==> flow/design.v <==
module filter_median_3x3 #(
  parameter PixelBit = 8
) (
  input  clk, rst_n,
  input  [PixelBit-1:0] pixel00, pixel01, pixel02,
  input  [PixelBit-1:0] pixel10, pixel11, pixel12,
  input  [PixelBit-1:0] pixel20, pixel21, pixel22,
  output [PixelBit-1:0] median
);
  wire [PixelBit-1:0] max0, max1, max2;
  wire [PixelBit-1:0] med0, med1, med2;
  wire [PixelBit-1:0] min0, min1, min2;
  wire [PixelBit-1:0] min_max, med_med, max_min;
  sort3 #(.Bit(PixelBit))
    u0_sort3 (
      .clk(clk), .rst_n(rst_n),
      .data_x(pixel00), .data_y(pixel01), .data_z(pixel02),
      .max(max0), .med(med0), .min(min0)
    ),
    u1_sort3 (
      .clk(clk), .rst_n(rst_n),
      .data_x(pixel10), .data_y(pixel11), .data_z(pixel12),
      .max(max1), .med(med1), .min(min1)
    ),
    u2_sort3 (
      .clk(clk), .rst_n(rst_n),
      .data_x(pixel20), .data_y(pixel21), .data_z(pixel22),
      .max(max2), .med(med2), .min(min2)
    ),
    u3_min_max (
      .clk(clk), .rst_n(rst_n),
      .data_x(max0), .data_y(max1), .data_z(max2),
      .max(), .med(), .min(min_max)
    ),
    u4_med_med (
      .clk(clk), .rst_n(rst_n),
      .data_x(med0), .data_y(med1), .data_z(med2),
      .max(), .med(med_med), .min()
    ),
    u5_max_min (
      .clk(clk), .rst_n(rst_n),
      .data_x(min0), .data_y(min1), .data_z(min2),
      .max(max_min), .med(), .min()
    ),
    u6_median (
      .clk(clk), .rst_n(rst_n),
      .data_x(min_max), .data_y(med_med), .data_z(max_min),
      .max(), .med(median), .min()
    );
endmodule
module sort3 #(
  parameter Bit = 8
) (
  input  clk, rst_n,
  input  [Bit-1:0] data_x,
  input  [Bit-1:0] data_y,
  input  [Bit-1:0] data_z,
  output reg [Bit-1:0] max,
  output reg [Bit-1:0] med,
  output reg [Bit-1:0] min
);
  wire greater_xy;
  wire greater_yz;
  wire greater_zx;
  assign greater_xy = data_x >= data_y;
  assign greater_yz = data_y >= data_z;
  assign greater_zx = data_z >= data_x;
  always @(posedge clk or negedge rst_n) begin
    if (!rst_n) begin
      max <= 0; med <= 0; min <= 0;
    end else begin
      casez ({greater_xy,greater_yz,greater_zx})
        3'b11?: begin
          max <= data_x; med <= data_y; min <= data_z;
        end
        3'b011: begin
          max <= data_y; med <= data_z; min <= data_x;
        end
        3'b101: begin
          max <= data_z; med <= data_x; min <= data_y;
        end
        3'b001: begin
          max <= data_z; med <= data_y; min <= data_x;
        end
        3'b100: begin
          max <= data_x; med <= data_z; min <= data_y;
        end
        3'b010: begin
          max <= data_y; med <= data_x; min <= data_z;
        end
        default: begin
          max <= data_x; med <= data_y; min <= data_z;
        end
      endcase
    end
  end
endmodule
module filter_median_top (
  input        clk, rst_n,
  input  [7:0] pixel,
  output [7:0] median
);
  wire [7:0] pixel00, pixel01, pixel02;
  wire [7:0] pixel10, pixel11, pixel12;
  wire [7:0] pixel20, pixel21, pixel22;
  shift_reg	u_shift_reg (
    .rst_n ( rst_n ),
    .clk ( clk ),
    .pixel_i ( pixel ),
    .pixel00(pixel00), .pixel01(pixel01), .pixel02(pixel02),
    .pixel10(pixel10), .pixel11(pixel11), .pixel12(pixel12),
    .pixel20(pixel20), .pixel21(pixel21), .pixel22(pixel22)
  );
  filter_median_3x3 #(.PixelBit(8))
    u_filter (.clk(clk), .rst_n(rst_n),
      .pixel00(pixel00), .pixel01(pixel01), .pixel02(pixel02),
      .pixel10(pixel10), .pixel11(pixel11), .pixel12(pixel12),
      .pixel20(pixel20), .pixel21(pixel21), .pixel22(pixel22),
      .median(median)
    );
endmodule
module shift_reg (
  input        clk, rst_n,
  input  [7:0] pixel_i,
  output [7:0] pixel00, pixel01, pixel02,
  output [7:0] pixel10, pixel11, pixel12,
  output [7:0] pixel20, pixel21, pixel22
);
  reg  [7:0] pixel[0:8];
  genvar j;
  generate for (j = 1; j < 9; j = j + 1) begin : gen_shift
    always @(posedge clk or negedge rst_n) begin
      if (!rst_n)
        pixel[j-1] <= 0;
      else
        pixel[j-1] <= pixel[j];
    end
  end endgenerate
  always @(posedge clk or negedge rst_n) begin
    if (!rst_n)
      pixel[8] <= 0;
    else
      pixel[8] <= pixel_i;
  end
  assign pixel00 = pixel[8];
  assign pixel01 = pixel[7];
  assign pixel02 = pixel[6];
  assign pixel10 = pixel[5];
  assign pixel11 = pixel[4];
  assign pixel12 = pixel[3];
  assign pixel20 = pixel[2];
  assign pixel21 = pixel[1];
  assign pixel22 = pixel[0];
endmodule
### Tool chain data of filter_median_top

The steps from the RTL of filter_median_top to its reports follow in flow order.
Lines are those of the file above, counted from 1.
Not given: n/a

| design | value |
|---|---|
| top module | filter_median_top |
| clock | clk |
| library | sky130hd |
| corner | tt_025C_1v80 |

### Word-level counts

Yosys after proc, flatten, opt, wreduce and memory -nomap, before mapping. Enables and synchronous resets that opt folds into registers are not counted as muxes. Print and check cells are not counted. Equal cells are merged and count once.

| cells by class | value |
|---|---|
| reductions and logical operators | 26 |
| eq/ne operators | 31 |
| multiplexer cells | 13 |
| magnitude comparators | 21 |

Operator list:

| cell | count |
|---|---|
| parallel mux 8 bit (select 2 bit) | 13 |
| greater-or-equal comparator 8 bit | 21 |
| OR reduction 2 bit | 26 |
| equality test 3 x 2 -> 1 bit with constant B | 13 |
| equality test 3 bit with constant B | 13 |
| equality test 3 x 1 -> 1 bit with constant B | 5 |

| storage and ports | value |
|---|---|
| flip-flop bits (word level) | 176 |
| output and inout port bits | 8 |
| input bits | 10 |

### Longest topological paths

Depth = most cells in a row (Yosys ltp): at word level without a register or memory, in the mapped netlist without a sequential cell, where the memories' decode and read muxes count.

| logic depth | value |
|---|---|
| depth in word-level cells | 4 |
| ABC_AREA | 0 |
| depth in mapped cells | 11 |

### Netlist

The flow's flattened synthesis, as Yosys stat reports it; memories are mapped. The netlist is that of the ABC_AREA named above (0 if unset); the other value can give another one.
The area totals of this step are shown rounded.

Cell types:

| cell type | count |
|---|---|
| sky130_fd_sc_hd__dfrtp_1 | 176 |
| sky130_fd_sc_hd__ha_1 | 168 |
| sky130_fd_sc_hd__inv_1 | 168 |
| sky130_fd_sc_hd__a21o_1 | 48 |
| sky130_fd_sc_hd__nor2_1 | 82 |
| sky130_fd_sc_hd__a221oi_1 | 35 |
| sky130_fd_sc_hd__o22ai_1 | 40 |
| sky130_fd_sc_hd__a21oi_1 | 43 |
| sky130_fd_sc_hd__nand2b_1 | 32 |
| sky130_fd_sc_hd__o221a_2 | 16 |
| sky130_fd_sc_hd__a31oi_1 | 23 |
| sky130_fd_sc_hd__nand3_1 | 25 |
| sky130_fd_sc_hd__nor3_1 | 18 |
| sky130_fd_sc_hd__o221a_1 | 8 |
| sky130_fd_sc_hd__a2111oi_4 | 3 |
| sky130_fd_sc_hd__a22o_1 | 9 |
| sky130_fd_sc_hd__o21ai_0 | 15 |
| sky130_fd_sc_hd__nor2b_1 | 11 |

Not listed: further types 29, cells in them 97.

| mapped netlist | value |
|---|---|
| sequential part of the area | 4400 um2 |
| buffers | 14 |
| flip-flop cells | 176 |
| mapped area | 10400 um2 |
| cells in the netlist | 1017 |

The figures by module come from a second, unflattened synthesis with its own total; it is not the netlist above.

| unflattened totals | value |
|---|---|
| cell total of the unflattened synthesis | 1269 |
| area total of the unflattened synthesis | 13200 um2 |

Rows give one instance, submodules left out.

By module:

| module | cells | area (um2) | times used |
|---|---|---|---|
| sort3 (Bit=8) | 171 | 1630 | 7 |
| shift_reg | 72 | 1800 | 1 |
| filter_median_3x3 (PixelBit=8) | 0 | 0.0 | 1 |
| filter_median_top | 0 | 0.0 | 1 |

### Path before layout

Source: OpenSTA report_checks on the synthesized netlist (no wires, ideal clock, input and output delay 20% of the period each), path of least setup slack; recovery checks are left aside. Register names are those of the netlist, which keeps one name where synthesis merged equal registers.

| path after synthesis | value |
|---|---|
| kind | register to register |
| start point | register u_shift_reg.pixel[4][0] |
| end point | register u_filter.u1_sort3.med[0] |
| arrival time | 2.308 ns |
| delay of the path | 2.431 ns |
| stages | 10 |
| library setup time | 0.123 ns |
| period | 2.62 ns |
| setup slack | 0.189 ns |
| buffers on the path | 0 |
| time at the first pin | 0.000 ns |
| period reached after synthesis | 2.431 ns |

"delay of the path" is the arrival time less input delay plus setup time.
"stages" counts driving pins, that of a launching flip-flop among them; a cell with two outputs on the path counts twice.
"period reached after synthesis" is the clock period less the worst setup slack; recovery checks do not enter. This is arithmetic on one report: input and output delays are still those of the set period (20% each).
Between the ends stands the longest chain of elaborated cells between them, by number of cells; it is not shown to be the way that was timed. Of several equally long chains one is given.
Each line given opens the expression or statement behind the cell; cells for indexed reads and writes are added by Yosys, which also makes memories of some case tables.
At most two assigning lines are given for a register; there are more.

| between the ends, after synthesis | value |
|---|---|
| cell sequence | sky130_fd_sc_hd__dfrtp_1 > sky130_fd_sc_hd__inv_1 > sky130_fd_sc_hd__ha_1 > sky130_fd_sc_hd__nand2b_1 > sky130_fd_sc_hd__a21o_1 > sky130_fd_sc_hd__a21o_1 > sky130_fd_sc_hd__a2111oi_4 > sky130_fd_sc_hd__nand2_2 > sky130_fd_sc_hd__o21a_4 > sky130_fd_sc_hd__o221a_1 |
| cells in the longest elaborated chain | 4 |
| elaborated cells between the ends (all ways) | 9 |
| classes of those cells | compare: 2; eq/ne: 4; mux: 1; reduce/logical: 2 |

Ends and longest elaborated chain, after synthesis:

| element | RTL line | source |
|---|---|---|
| start, declared | 129 | `reg  [7:0] pixel[0:8];` |
| start, assigned | 134 | `pixel[j-1] <= 0;` |
| start, assigned | 136 | `pixel[j-1] <= pixel[j];` |
| greater-or-equal comparator 8 bit | 66 | `assign greater_yz = data_y >= data_z;` |
| equality test 3 bit | 72 | `casez ({greater_xy,greater_yz,greater_zx})` |
| OR reduction 2 bit | n/a |  |
| parallel mux 8 bit (select 2 bit) | 72 |  |
| end, assigned | 74 | `max <= data_x; med <= data_y; min <= data_z;` |
| end, assigned | 77 | `max <= data_y; med <= data_z; min <= data_x;` |
| end, declared | 59 | `output reg [Bit-1:0] med,` |

### Path in the finished layout

From the final timing report of flow run 2: the path of least setup slack in the routed layout; clock arrival at registers is part of the times.

| path post-layout | value |
|---|---|
| kind | register to register |
| start point | register u_shift_reg.pixel[4][0] |
| end point | register u_filter.u1_sort3.min[1] |
| period | 1.87 ns |
| setup slack | -0.60 ns |
| time at the first pin | 0.45 ns |
| arrival time | 2.85 ns |
| stages | 12 |
| buffers on the path | 2 |
| library setup time | 0.07 ns |

Between the ends stands the longest chain of elaborated cells between them, by number of cells; it is not shown to be the way that was timed. Of several equally long chains one is given.
At most two assigning lines are given for a register; there are more.

| between the ends, post-layout | value |
|---|---|
| cell sequence | sky130_fd_sc_hd__dfrtp_1 > sky130_fd_sc_hd__inv_2 > sky130_fd_sc_hd__ha_4 > sky130_fd_sc_hd__nand2b_4 > sky130_fd_sc_hd__a21o_1 > sky130_fd_sc_hd__a21o_1 > sky130_fd_sc_hd__buf_4 > sky130_fd_sc_hd__a2111o_1 > sky130_fd_sc_hd__mux2i_2 > sky130_fd_sc_hd__buf_6 > sky130_fd_sc_hd__nor2_1 > sky130_fd_sc_hd__nor2_1 |
| cells in the longest elaborated chain | 4 |
| elaborated cells between the ends (all ways) | 9 |
| classes of those cells | compare: 2; eq/ne: 4; mux: 1; reduce/logical: 2 |

Ends and longest elaborated chain, post-layout:

| element | RTL line | source |
|---|---|---|
| start, declared | 129 | `reg  [7:0] pixel[0:8];` |
| start, assigned | 134 | `pixel[j-1] <= 0;` |
| start, assigned | 136 | `pixel[j-1] <= pixel[j];` |
| greater-or-equal comparator 8 bit | 66 | `assign greater_yz = data_y >= data_z;` |
| equality test 3 bit | 72 | `casez ({greater_xy,greater_yz,greater_zx})` |
| OR reduction 2 bit | n/a |  |
| parallel mux 8 bit (select 2 bit) | 72 |  |
| end, assigned | 74 | `max <= data_x; med <= data_y; min <= data_z;` |
| end, assigned | 77 | `max <= data_y; med <= data_z; min <= data_x;` |
| end, declared | 60 | `output reg [Bit-1:0] min` |

Measured results for filter_median_top: 2 stored runs of the Yosys and OpenROAD flow on sky130hd. The settings differ; the order carries no meaning. The constraints put input and output delay at 20% of the set period each and load the outputs with 0.01 pF.
"clock period reached" means the clock period less the worst setup slack. The figure is calculated, with input and output delays left at 20% of the set period.
By "total power after layout" is meant OpenSTA's value without simulated activity: inputs other than the clock are taken to toggle once in ten clock periods, and the tool carries that through the logic.
Values from the reports are rounded here.

#### Flow run 1

| setting | value |
|---|---|
| period_ns | `4.21` |
| CORE_UTILIZATION | `56` |
| SETUP_SLACK_MARGIN | `0.5` |
| PLACE_DENSITY_LB_ADDON | `0.25` |
| CORE_ASPECT_RATIO | `0.89` |
| CORE_MARGIN | `7` |
| CELL_PAD_IN_SITES_GLOBAL_PLACEMENT | `3` |
| GPL_TIMING_DRIVEN | `0` |
| CTS_CLUSTER_DIAMETER | `296` |
| CAP_MARGIN | `5` |
| MAX_ROUTING_LAYER | `met4` |
| SLEW_MARGIN | `20` |

Not finished: placement ended with error FLW-0024.

#### Flow run 2

| setting | value |
|---|---|
| period_ns | `1.87` |
| CORE_UTILIZATION | `25` |
| SETUP_SLACK_MARGIN | `0.01` |
| PLACE_DENSITY | `0.48` |
| CORE_MARGIN | `9` |
| CELL_PAD_IN_SITES_GLOBAL_PLACEMENT | `1` |
| GPL_TIMING_DRIVEN | `1` |
| GPL_ROUTABILITY_DRIVEN | `1` |
| CTS_CLUSTER_SIZE | `58` |
| MIN_ROUTING_LAYER | `met1` |
| CAP_MARGIN | `20` |
| SLEW_MARGIN | `20` |

| result | value |
|---|---|
| synthesized cell area | 10400 um2 |
| die area | 49200 um2 |
| standard-cell area of the final layout | 16300 um2 |
| lowest setup slack | -0.603 ns |
| final setup TNS | -45.6 ns |
| total power after layout | 19.8 mW |
| clock period reached | 2.473 ns |
